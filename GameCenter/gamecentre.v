==> flow/design.v <==
module gamecentre(
									clk,
									rst,
									in_up,						 
									gpu_en,					  
									dino_y,				    
									obstacle_x,       
									state            
									);
input   				  clk;
input 						rst;
input 						in_up;						
output	 					gpu_en;		
output[15:0] 			dino_y; 							
output[15:0]			obstacle_x;						
output[1:0]				state;				  
reg								gpu_en;
reg[15:0]    			dino_y; 
reg[15:0]	  			obstacle_x;	
reg[1:0]					state;				    
reg[2:0]    			dino_state;       
reg[1:0] 					pin_pos;			    
reg								con_jump;				  
reg[9:0]    			con;              
reg[9:0]    			con1;						  
reg								con_over;				  
parameter					init = 0;				 
parameter					go   = 1;				 
parameter					jump = 2;				 
parameter					over = 3;				 
parameter   			dino_go    = 0;  
parameter  				dino_jump1 = 1;	 
parameter   			dino_jump2 = 2;	 
parameter   			dino_jump3 = 3;	 
parameter  			  dino_jump4 = 4;	 
parameter         dino_x = 16;		 
parameter   			dino_x_right = 32;		 
parameter   			obstacle_high= 26;     
parameter   			width  = 16;						 
parameter					division = 50;				 
wire[15:0]				obstacle_x_right; 
wire							pin_up_edge;
assign 						pin_up_edge = pin_pos[0]&(!pin_pos[1]);			 
assign      			obstacle_x_right = obstacle_x + width;     
always@(posedge clk or negedge rst)begin
	if(~rst)begin
		gpu_en  <= 0;
		state		<= 0;
		pin_pos <= 0;	
		con1		<= 0;
		con_jump <= 0;
		dino_state <=0;
	end
	else begin 						
		pin_pos[1] <= pin_pos[0]; 
		pin_pos[0] <= in_up;																 
		case(state)
			init: begin																			 
				if(pin_up_edge == 1)begin
					state <= go;																 
					gpu_en <= 1;
					dino_state <= dino_go;
				end
				dino_y <= 16'd0;   
			end
			go: begin																			 
				if(dino_state == dino_go)begin							 
					if(pin_up_edge == 1)begin										 
						state <= jump;													 
						dino_state <= dino_jump1;
						dino_y <= 16'd0;
				  end
				end
				else begin																		 
					state <= jump;
				end
				if(con_jump)begin  																 
					if(obstacle_x_right == dino_x)begin  						 
						if(dino_y < obstacle_high)begin								 
							state <= over;
						end
					end
				end
				if(~con_jump) begin																 
					if(obstacle_x == dino_x_right)begin  						 
						if(dino_y < obstacle_high)begin								 
							state <= over;
						end
					end
				end
			end
			jump: begin																		 
				case (dino_state)											 
					dino_go:begin
						if(con1 == division)begin	
							con_jump <= 0;
							dino_y <= 16'd0;
						  state <= go;														 
						  con1 <= 0;
						end
						else begin
							con1 <= con1+1;
						end
					end
					dino_jump1:begin
						if(con1 == division)begin																 
		 					dino_y <= 16'd15;
		 					con1 <= 0;
							if(con_jump == 0)begin										 
						  	dino_state <= dino_jump2;
						  end
						  else begin
						  	dino_state <= dino_go;									 
						  end
						  state <= jump;
						end
						else begin
							con1 <= con1+1;
						end					
					end
					dino_jump2:begin
						if(con1 == division)begin											 
							dino_y <= 16'd27;
							con1 <= 0;
						  if(con_jump == 0)begin										 
						  	dino_state <= dino_jump3;
						  end
						  else begin
						  	dino_state <= dino_jump1;									 
						  end
						  state <= jump;
						end
						else begin
							con1 <= con1+1;	
						end				
					end
					dino_jump3:begin
						if(con1 == division)begin	
							dino_y <= 16'd34;
							con1 <= 0;
						  if(con_jump == 0)begin										 
						  	dino_state <= dino_jump4;
						  end
						  else begin
						  	dino_state <= dino_jump2;									 
						  end
						  state <= jump;
						end
						else begin
							con1 <= con1+1;
						end						
					end
					dino_jump4:begin
						if(con1 == division)begin	
							dino_y <= 16'd36;
						  dino_state <= dino_jump3;
						  con_jump <= 1;
						  state <= jump;
						  con1 <= 0;
						end
						else begin
							con1 <= con1+1;
						end
					end
				default: state<= go;	
				endcase
				if(con_jump)begin  																 
					if(obstacle_x_right == dino_x)begin  						 
						if(dino_y < obstacle_high)begin								 
							state <= over;
						end
					end
				end
				if(~con_jump) begin																 
					if(obstacle_x == dino_x_right)begin  						 
						if(dino_y < obstacle_high)begin								 
							state <= over;
						end
					end
				end
			end
			over: begin																		 
				if(pin_up_edge == 1)begin
					state <= init;																 
				end
				else begin
					gpu_en <= 0;																 
					state <= over;
				end	
			end
		default:	state<=init;	
		endcase
	end
end
always@(posedge clk or negedge rst)begin														 
	if(~rst)begin
		obstacle_x <=0;
		con <= 0;
	end
	else begin
		if(state == init)begin
			obstacle_x	<= 16'd232;														 
		end
		else if(state == over)begin
			if(pin_up_edge == 1)begin
				obstacle_x <= 16'd240;								        	 
			end
		end
		else if(state == go | state == jump)begin
			if(obstacle_x < 10)begin							 							 
				obstacle_x <= 16'd240;
			end  
			else if(con == division)begin																 
			 	obstacle_x	<= obstacle_x - 8; 										 
			 	con <= 0;
			end
			else begin
				con <= con+1;
			end
		end
	end
end
endmodule
==> Reports on gamecentre <==
What the tools print for gamecentre, step after step.
Line numbers count from 1 in the design file above.
Cell names lack the library's common part.
{ "setup": {"design": "gamecentre", "clock_port": "clk", "library": "sky130hd", "lib_corner": "tt_025C_1v80"} }

==> Word level <==
Counts by Yosys on the flattened word-level netlist (proc, flatten, opt, wreduce; memories kept). Register bits leave out memories and registers merged into their read ports (data or address). Print and check cells are left out.
{ "bits": {"ff_bits": 61, "input_bits": 3, "out_inout_bits": 35, "word_cells": 121} }
{ "classes": {"n_addsub": 4, "n_cmp": 2, "equal": 25, "mux": 56, "n_logic": 5, "reduce_and_logical": 20} }
{ "op_table": {"columns": ["cell", "count"], "rows": [
  ["2-to-1 mux 16 bit", 13],
  ["case mux 16 bit (select 5 bit)", 1],
  ["case mux 16 bit (select 3 bit)", 1],
  ["2-to-1 mux 2 bit", 20],
  ["2-to-1 mux 10 bit", 3],
  ["2-to-1 mux 3 bit", 8],
  ["adder 10 x 1 -> 10 bit with constant B", 2],
  ["equality test 10 x 6 -> 1 bit with constant B", 2],
  ["subtractor 16 x 4 -> 16 bit with constant B", 1],
  ["less-than comparator 16 x 4 -> 1 bit with constant B", 1],
  ["adder 16 x 5 -> 16 bit with constant B", 1],
  ["less-than comparator 16 x 5 -> 1 bit with constant B", 1],
  ["equality test 16 x 5 -> 1 bit with constant B", 1],
  ["equality test 16 x 6 -> 1 bit with constant B", 1],
  ["!= test 3 bit with constant B", 5],
  ["!= test 2 bit with constant B", 6],
  ["case mux 3 bit (select 4 bit)", 1],
  ["AND reduction 10 bit", 1],
  ["AND reduction 9 bit", 1],
  ["case mux 3 bit (select 3 bit)", 1],
  ["AND reduction 4 bit", 2],
  ["nonzero test 4 bit", 2],
  ["case mux 2 bit (select 4 bit)", 1],
  ["equality test 3 x 2 -> 1 bit with constant B", 2],
  ["AND reduction 3 bit", 2],
  ["nonzero test 3 bit", 2],
  ["!= test 6 bit with constant B", 1],
  ["!= test 5 bit with constant B", 1]
]} }
Other operator kinds: 19; their cells: 28.

==> Depth <==
Depth = most cells in a row (Yosys ltp): at word level without a register or memory, in the mapped netlist without a sequential cell, where the memories' decode and read muxes count.
{ "depth": {"depth_word": 11, "abc_area": 0, "ltp_mapped": 9, "depth_no_buf": 7} }

==> Mapped cells and area <==
The flow's flattened synthesis, as Yosys stat reports it; memories are mapped. The netlist is that of the ABC_AREA named above (0 if unset); the other value can give another one.
{ "synth_totals": {"stdcells": 308, "yosys_area_um2": 2865.2, "seqArea_um2": 1252.5, "flip_flops": 49, "buf_cells": 29} }
{ "types": {"columns": ["cell_type", "count", "area_total_um2"], "rows": [
  ["dfrtp_1", 43, 1.08E+03],
  ["edfxtp_1", 5, 150.144],
  ["ha_1", 10, 125.12],
  ["nand2_1", 31, 116.362],
  ["o21ai_0", 22, 110.106],
  ["buf_4", 14, 105.101],
  ["nor2_1", 19, 71.318],
  ["xnor2_1", 8, 70.067],
  ["a21oi_1", 13, 65.062],
  ["nand3_1", 13, 65.062],
  ["nand4_1", 9, 56.304],
  ["clkbuf_1", 12, 45.043],
  ["o31ai_1", 6, 45.043],
  ["or4_1", 6, 45.043],
  ["and4_1", 5, 43.792],
  ["xor2_1", 5, 43.792],
  ["nor3_1", 8, 40.038],
  ["o21a_1", 5, 37.536]
]} }
Other cell types: 40; their cells: 74.

==> Timing after synthesis <==
OpenSTA on the mapped netlist: ideal clock, no wires. The path of least setup slack (recovery checks aside). Input and output delay are each 20% of the period. Register names are those of the netlist, which keeps one name where synthesis merged equal registers.
{ "synth_timing": {"path_kind": "reg2reg", "start": "reg obstacle_x[3]", "end": "reg obstacle_x[13]", "period_ns": 2.63, "setup_ns": 0.079, "t_first_pin_ns": 0.000, "t_arrival_ns": 2.133, "t_required_ns": 2.551, "slack_ns": 0.418, "path_delay_ns": 2.212, "driving_pins": 8, "path_buffers": 0, "period_less_setup_slack_ns": 2.212} }
"path_delay_ns" is the arrival time less input delay plus setup time.
"driving_pins": output pins that drive a net of the path, with the launching flip-flop's if there is one; two outputs of one cell count as two.
"period_less_setup_slack_ns" = period - worst setup slack (recovery checks aside). The figure is calculated, with input and output delays left at 20% of the set period.
Between the ends stands the longest chain of elaborated cells between them, by number of cells; it is not shown to be the way that was timed. Of several equally long chains one is given.
Each line given opens the expression or statement behind the cell; cells for indexed reads and writes are added by Yosys, which also makes memories of some case tables.
At most two assigning lines are given for a register; there are more.
{ "synth_via": {"path_cell_list": "dfrtp_1 > inv_1 > ha_1 > or3b_4 > or2_4 > or4_1 > or3_1 > a21oi_1", "elab_chain_len": 6, "cells_between": 9, "lines_between": 6, "cone_classes": "1 x add/sub; 1 x compare; 5 x mux; 2 x reduce/logical"} }
{ "synth_lines": {"columns": ["item", "line", "rtl"], "rows": [
  ["from (decl)", 15, "output[15:0] obstacle_x;"],
  ["from (assign)", 197, "obstacle_x <=0;"],
  ["from (assign)", 214, "obstacle_x <= obstacle_x - 8;"],
  ["subtractor 16 x 4 -> 16 bit", 214, null],
  ["2-to-1 mux 16 bit", 213, "else if(con == division)begin"],
  ["2-to-1 mux 16 bit", 210, "if(obstacle_x < 10)begin"],
  ["2-to-1 mux 16 bit", 209, "else if(state == go | state == jump)begin"],
  ["2-to-1 mux 16 bit", 204, "else if(state == over)begin"],
  ["2-to-1 mux 16 bit", 201, "if(state == init)begin"],
  ["to (assign)", 202, "obstacle_x <= 16'd232;"],
  ["to (assign)", 214, null],
  ["to (decl)", 15, null]
]} }

==> Timing after layout <==
Path of least setup slack in the final report of flow run 1 (OpenROAD, finished layout, wires in). Where an end is a register, its clock arrival counts in the times.
{ "layout_timing": {"path_kind": "reg2reg", "start": "reg obstacle_x[3]", "end": "reg obstacle_x[13]", "period_ns": 2.42, "setup_ns": 0.06, "t_first_pin_ns": 0.31, "t_arrival_ns": 2.47, "t_required_ns": 2.66, "slack_ns": 0.18, "driving_pins": 8, "path_buffers": 0} }
Between the ends stands the longest chain of elaborated cells between them, by number of cells; it is not shown to be the way that was timed. Of several equally long chains one is given.
At most two assigning lines are given for a register; there are more.
{ "layout_via": {"path_cell_list": "dfrtp_1 > inv_2 > ha_4 > or3b_4 > or2_4 > or4_4 > or3_4 > a21oi_2", "elab_chain_len": 6, "cells_between": 9, "lines_between": 6, "cone_classes": "1 x add/sub; 1 x compare; 5 x mux; 2 x reduce/logical"} }
{ "layout_lines": {"columns": ["item", "line", "rtl"], "rows": [
  ["from (decl)", 15, "output[15:0] obstacle_x;"],
  ["from (assign)", 197, "obstacle_x <=0;"],
  ["from (assign)", 214, "obstacle_x <= obstacle_x - 8;"],
  ["subtractor 16 x 4 -> 16 bit", 214, null],
  ["2-to-1 mux 16 bit", 213, "else if(con == division)begin"],
  ["2-to-1 mux 16 bit", 210, "if(obstacle_x < 10)begin"],
  ["2-to-1 mux 16 bit", 209, "else if(state == go | state == jump)begin"],
  ["2-to-1 mux 16 bit", 204, "else if(state == over)begin"],
  ["2-to-1 mux 16 bit", 201, "if(state == init)begin"],
  ["to (assign)", 202, "obstacle_x <= 16'd232;"],
  ["to (assign)", 214, null],
  ["to (decl)", 15, null]
]} }

Appendix: measured runs

gamecentre through Yosys and OpenROAD on sky130hd: 2 stored runs, unordered, with their settings and measured results. The constraints put input and output delay at 20% of the set period each and load the outputs with 0.01 pF.
"clock_period_reached_ns" = clock period - worst setup slack. The figure is calculated, with input and output delays left at 20% of the set period.

Flow run 1
==> flow/run.sh <==
#!/bin/bash
# the make line also repeats the synthesis and layout settings of config.mk as NAME=value (left out here)
make -C /OpenROAD-flow-scripts/flow DESIGN_CONFIG=/design/flow/config.mk WORK_HOME=/design/flow/orfs CLKGATE_MAP_FILE= finish
==> flow/config.mk <==
export PLATFORM = sky130hd
export DESIGN_NAME = gamecentre
export DESIGN_NICKNAME = gamecentre
export VERILOG_FILES = /design/flow/design.v
export SDC_FILE = /design/flow/constraint.sdc
export NUM_CORES = 4
export LEC_CHECK = 0
export ABC_AREA = 0
export CAP_MARGIN = 10
export CELL_PAD_IN_SITES_DETAIL_PLACEMENT = 0
export CORE_MARGIN = 2
export CORE_UTILIZATION = 50
export CTS_CLUSTER_SIZE = 14
export GPL_ROUTABILITY_DRIVEN = 0
export GPL_TIMING_DRIVEN = 1
export MAX_ROUTING_LAYER = met4
export SETUP_SLACK_MARGIN = 0.5
export SLEW_MARGIN = 20
==> flow/constraint.sdc <==
create_clock -name core_clock -period 2.42 [get_ports {clk}]
set_input_delay 0.4840 -clock core_clock [delete_from_list [all_inputs] [get_ports {clk}]]
set_output_delay 0.4840 -clock core_clock [all_outputs]
set_load 0.01 [all_outputs]

==> results of flow run 1, as JSON <==
{
  "clock_period_reached_ns": 2.236,
  "ws_setup_ns": 0.184,
  "synth_chip_area_um2": 2865.2,
  "setupTns_ns": 0.000,
  "utilization_pct": 66.7,
  "final_die_area_um2": 6352.1
}

Flow run 2
==> flow/run.sh <==
#!/bin/bash
# the make line also repeats the synthesis and layout settings of config.mk as NAME=value (left out here)
make -C /OpenROAD-flow-scripts/flow DESIGN_CONFIG=/design/flow/config.mk WORK_HOME=/design/flow/orfs CLKGATE_MAP_FILE= finish
==> flow/config.mk <==
export PLATFORM = sky130hd
export DESIGN_NAME = gamecentre
export DESIGN_NICKNAME = gamecentre
export VERILOG_FILES = /design/flow/design.v
export SDC_FILE = /design/flow/constraint.sdc
export NUM_CORES = 4
export LEC_CHECK = 0
export CAP_MARGIN = 0
export CORE_MARGIN = 10
export CORE_UTILIZATION = 60
export CTS_CLUSTER_SIZE = 91
export MIN_ROUTING_LAYER = met1
export PLACE_DENSITY_LB_ADDON = 0.2
export SETUP_SLACK_MARGIN = 0.31
export SLEW_MARGIN = 35
export TNS_END_PERCENT = 90
==> flow/constraint.sdc <==
create_clock -name core_clock -period 1.5 [get_ports {clk}]
set_input_delay 0.3000 -clock core_clock [delete_from_list [all_inputs] [get_ports {clk}]]
set_output_delay 0.3000 -clock core_clock [all_outputs]
set_load 0.01 [all_outputs]

==> results of flow run 2, as JSON <==
{
  "outcome": "no results, routing failed with DPL-0038"
}
